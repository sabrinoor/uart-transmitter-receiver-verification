==> flow/design.v <==
module FIFO #(
    parameter WIDTH = 8,
    parameter DEPTH = 16
)(
    input  logic clk,
    input  logic reset,
    input  logic write_en,
    input  logic [WIDTH-1:0] data_in,
    input  logic read_en,
    output logic [WIDTH-1:0] data_out,
    output logic full,
    output logic empty
);
    localparam Ptr_Width=$clog2(DEPTH);
    logic [Ptr_Width-1:0] wr_ptr,rd_ptr;
    logic [WIDTH-1:0] mem [0:DEPTH-1]; 
    localparam Count_Width=$clog2(DEPTH+1);
    logic [Count_Width-1:0] count;
    always @(posedge clk or negedge reset)begin
        if(!reset) begin
            wr_ptr<=0;
            rd_ptr<=0;
            count<=0;
        end
        else begin
            if(write_en && read_en && count!=0 && count != DEPTH) begin
                mem[wr_ptr]<=data_in;
                data_out<=mem[rd_ptr];
                rd_ptr<=(rd_ptr+1) % DEPTH;
                wr_ptr<=(wr_ptr+1)% DEPTH;
            end
            else if(write_en && count!=DEPTH) begin
                mem[wr_ptr]<=data_in;
                wr_ptr<=(wr_ptr+1)% DEPTH;
                count<=count+1;
            end
            else if(read_en && count != 0) begin
                data_out<=mem[rd_ptr];
                rd_ptr<=(rd_ptr+1) % DEPTH;
                count<=count-1;
            end
        end
    end
    assign full = (count==DEPTH) ? 1: 0;
    assign empty = (count==0) ? 1: 0;
endmodule
Reports on FIFO:

Tool output for the design above, in the order of the flow.
Lines are those of the file above, counted from 1.
Operators carry their Yosys type and port widths (W data, S select, Z words).
Library cell names are shortened.
The mark n/a stands for no value.

* design top: FIFO
* clock: clk
* library: sky130hd
* corner: tt_025C_1v80

Elaborated design:

Yosys after proc, flatten, opt, wreduce and memory -nomap, before mapping. Print and check cells are not counted. Equal cells are merged and count once.

* register bits: 149
* ROM bits: 0
* memory cells: 0
* word-level cells: 135
* output and inout bits: 10
* bits of input ports: 12
* clocked read ports x word width: 0
* memory bits (writable): 0
* bits in latches: 0

* div/mod/pow operators: 0
* $lt $le $gt $ge: 0
* reductions and logical operators: 16
* add/subtract/negate cells: 4
* multipliers: 0
* shift operators: 0
* bitwise operators: 1
* eq/ne operators: 33
* muxes and demuxes: 61

Operators with widths (count)
* $mux W8: 51
* $pmux W8 S16: 1
* $eq A4 B4 Y1 const B: 16
* $eq A4 B3 Y1 const B: 8
* $mux W4: 5
* $eq A4 B2 Y1 const B: 4
* $mux W5: 2
* $add A4 B1 Y4 const B: 2
* $eq A4 B1 Y1 const B: 2
* $logic_not A4 Y1: 2
* $reduce_and A2 Y1: 3
* $reduce_bool A2 Y1: 3
* $logic_and A1 B1 Y1: 5
* $add A5 B1 Y5 const B: 1
* $sub A5 B1 Y5 const B: 1
* $eq A5 B5 Y1 const B: 1
* $ne A5 B5 Y1 const B: 1
* $logic_not A5 Y1: 1
* $reduce_bool A5 Y1: 1
* $reduce_and A3 Y1: 1
* $ne A2 B2 Y1 const B: 1
* $mux W1: 2
* $not A1 Y1: 1

Logic depth:

Longest topological path by Yosys (ltp), each cell counted once; first at word level (registers and memories cut), then after technology mapping (sequential cells cut; the memories' decode and read muxes count).

* depth in word-level cells: 5
* ABC_AREA: 0
* gate-level depth with buffers: 8
* gate-level depth less buffers: 8

After synthesis:

The flow's flattened synthesis, as Yosys stat reports it; memories are mapped. The netlist is that of the ABC_AREA named above (0 if unset); the other value can give another one.
Totals and module areas in this step are rounded.

* flip-flops: 149
* cell area after synthesis: 6000 µm²
* buffer cells: 23
* area of sequential cells: 4400 µm²
* cells in the netlist: 382

Cells by type
* edfxtp_1: count 136, area in all 4.08E+03 µm²
* dfrtp_1: count 13, area in all 325.312 µm²
* ha_1: count 11, area in all 137.632 µm²
* a222oi_1: count 13, area in all 130.125 µm²
* a22oi_1: count 16, area in all 120.115 µm²
* mux2_2: count 9, area in all 101.347 µm²
* a21oi_1: count 17, area in all 85.082 µm²
* nor2_1: count 20, area in all 75.072 µm²
* mux2i_1: count 7, area in all 70.067 µm²
* xnor2_1: count 8, area in all 70.067 µm²
* nand3_1: count 12, area in all 60.058 µm²
* nand2_1: count 12, area in all 45.043 µm²
* a221oi_1: count 5, area in all 43.792 µm²
* a31oi_1: count 7, area in all 43.792 µm²
* o21ai_0: count 8, area in all 40.038 µm²
* a211oi_1: count 5, area in all 37.536 µm²
* nor3_1: count 7, area in all 35.034 µm²
* clkbuf_1: count 9, area in all 33.782 µm²

Not listed: further types 31, cells in them 67.

Timing after synthesis:

OpenSTA on the mapped netlist: ideal clock, no wires. The path of least setup slack (recovery checks aside). Input and output delay are each 20% of the period. Register names are those of the netlist, which keeps one name where synthesis merged equal registers.

* path kind: register to register
* start point: reg count[0]
* end point: reg count[3]
* period: 2.22 ns
* path buffers: 0
* setup time: 0.125 ns
* launch time at the first pin: 0.000 ns
* setup slack: 0.034 ns
* path delay: 2.186 ns
* driving pins on the path: 9
* arrival time: 2.061 ns
* required time: 2.095 ns
* period reached after synthesis: 2.186 ns

"path delay" is the arrival time less input delay plus setup time.
"driving pins on the path" counts driving pins, that of a launching flip-flop among them; a cell with two outputs on the path counts twice.
"period reached after synthesis" is the clock period less the worst setup slack; recovery checks do not enter. This is arithmetic on one report: input and output delays are still those of the set period (20% each).
The rows between start and end are the longest chain of elaborated cells between them; the timing report does not say that the signal goes this way. Where chains are equally long, one stands for them.
Each line given opens the expression or statement behind the cell; cells for indexed reads and writes are added by Yosys, which also makes memories of some case tables.
A register here has more assigning lines than the two given.

* cell sequence: dfrtp_1 > nor4_1 > a21boi_1 > inv_1 > ha_1 > a21o_1 > a21oi_1 > xnor2_1 > mux2_2
* length of the longest elaborated chain: 5
* elaborated cells between the ends (all ways): 13
* classes of those cells: add/sub (2); eq/ne (1); mux (2); logic (1); reduce/logical (7)

RTL lines, path post-synthesis
* from (decl): RTL line 18 `logic [Count_Width-1:0] count;`
* from (assign): RTL line 35 `count<=count+1;`
* from (assign): RTL line 40 `count<=count-1;`
* $reduce_bool A5 Y1: RTL line 26 `if(write_en && read_en && count!=0 && count != DEPTH) begin`
* $logic_and A1 B1 Y1 x2: RTL line 26
* $not A1 Y1
* $reduce_and A2 Y1
* to (assign): RTL line 35
* to (assign): RTL line 40
* to (decl): RTL line 18

Timing after layout:

Path of least setup slack in the final report of stored run 1 (OpenROAD, finished layout, wires in). Where an end is a register, its clock arrival counts in the times.

* path kind: register to register
* start point: reg rd_ptr[1]
* end point: reg data_out[3]
* arrival time: 2.17 ns
* path buffers: 2
* launch time at the first pin: 0.42 ns
* required time: 1.59 ns
* setup slack: -0.58 ns
* driving pins on the path: 7
* period: 1.42 ns
* setup time: 0.24 ns

The rows between start and end are the longest chain of elaborated cells between them; the timing report does not say that the signal goes this way. Where chains are equally long, one stands for them.
A register here has more assigning lines than the two given.

* cell sequence: dfrtp_1 > buf_4 > ha_4 > or3_4 > or3_4 > buf_6 > o22a_1
* length of the longest elaborated chain: 5
* elaborated cells between the ends (all ways): 20
* classes of those cells: eq/ne (15); mux (4); reduce/logical (1)

RTL lines, path after layout
* from (decl): RTL line 15 `logic [Ptr_Width-1:0] wr_ptr,rd_ptr;`
* from (assign): RTL line 29 `rd_ptr<=(rd_ptr+1) % DEPTH;`
* from (assign): RTL line 39 `rd_ptr<=(rd_ptr+1) % DEPTH;`
* $eq A4 B4 Y1: RTL line 38 `data_out<=mem[rd_ptr];`
* $pmux W8 S16: RTL line 38
* $mux W8: RTL line 37 `else if(read_en && count != 0) begin`
* $mux W8: RTL line 32 `else if(write_en && count!=DEPTH) begin`
* $mux W8: RTL line 26 `if(write_en && read_en && count!=0 && count != DEPTH) begin`
* to (assign): RTL line 28 `data_out<=mem[rd_ptr];`
* to (assign): RTL line 38
* to (decl): RTL line 10 `output logic [WIDTH-1:0] data_out,`

==> results <==
Measured results for FIFO: 2 stored runs of the Yosys and OpenROAD flow on sky130hd. The settings differ; the order carries no meaning. The constraints put input and output delay at 20% of the set period each and load the outputs with 0.01 pF.
By "allowed time less slack (worst setup path)" is meant the share of the clock period that the worst setup path is allowed (20% is reserved at inputs, 20% at outputs), minus its slack. Clock arrival times at its registers enter into it.
By "power consumption" is meant OpenSTA's value without simulated activity: inputs other than the clock are taken to toggle once in ten clock periods, and the tool carries that through the logic.
Results are given in rounded form.

### Stored run 1

Settings: `period_ns=1.42`, `CORE_UTILIZATION=45`, `PLACE_DENSITY_LB_ADDON=0.01`, `TNS_END_PERCENT=15`, `GPL_ROUTABILITY_DRIVEN=1`, `CTS_CLUSTER_DIAMETER=142`, `MAX_ROUTING_LAYER=met4`, `CAP_MARGIN=20`, `CORE_MARGIN=2`, `SLEW_MARGIN=20`

- Total negative setup slack: -46 ns
- Allowed time less slack (worst setup path): 2.00 ns
- Worst path kind: register to register
- Post-route utilization: 63 %
- Worst setup slack after layout: -0.58 ns
- Die area: 14000 µm²
- Power consumption: 17 mW
- Mapped cell area after synthesis: 6000 µm²

### Stored run 2

Settings: `period_ns=2.51`, `CORE_UTILIZATION=24`, `SETUP_SLACK_MARGIN=0.55`, `PLACE_DENSITY_LB_ADDON=0.1`, `CELL_PAD_IN_SITES_GLOBAL_PLACEMENT=3`, `CELL_PAD_IN_SITES_DETAIL_PLACEMENT=2`, `GPL_ROUTABILITY_DRIVEN=0`, `CTS_CLUSTER_SIZE=56`, `CAP_MARGIN=20`, `CORE_MARGIN=2`, `SLEW_MARGIN=20`

- Total negative setup slack: 0.000 ns
- Allowed time less slack (worst setup path): 1.62 ns
- Worst path kind: register to output
- Post-route utilization: 33 %
- Worst setup slack after layout: 0.39 ns
- Die area: 26000 µm²
- Power consumption: 9.3 mW
- Mapped cell area after synthesis: 6000 µm²
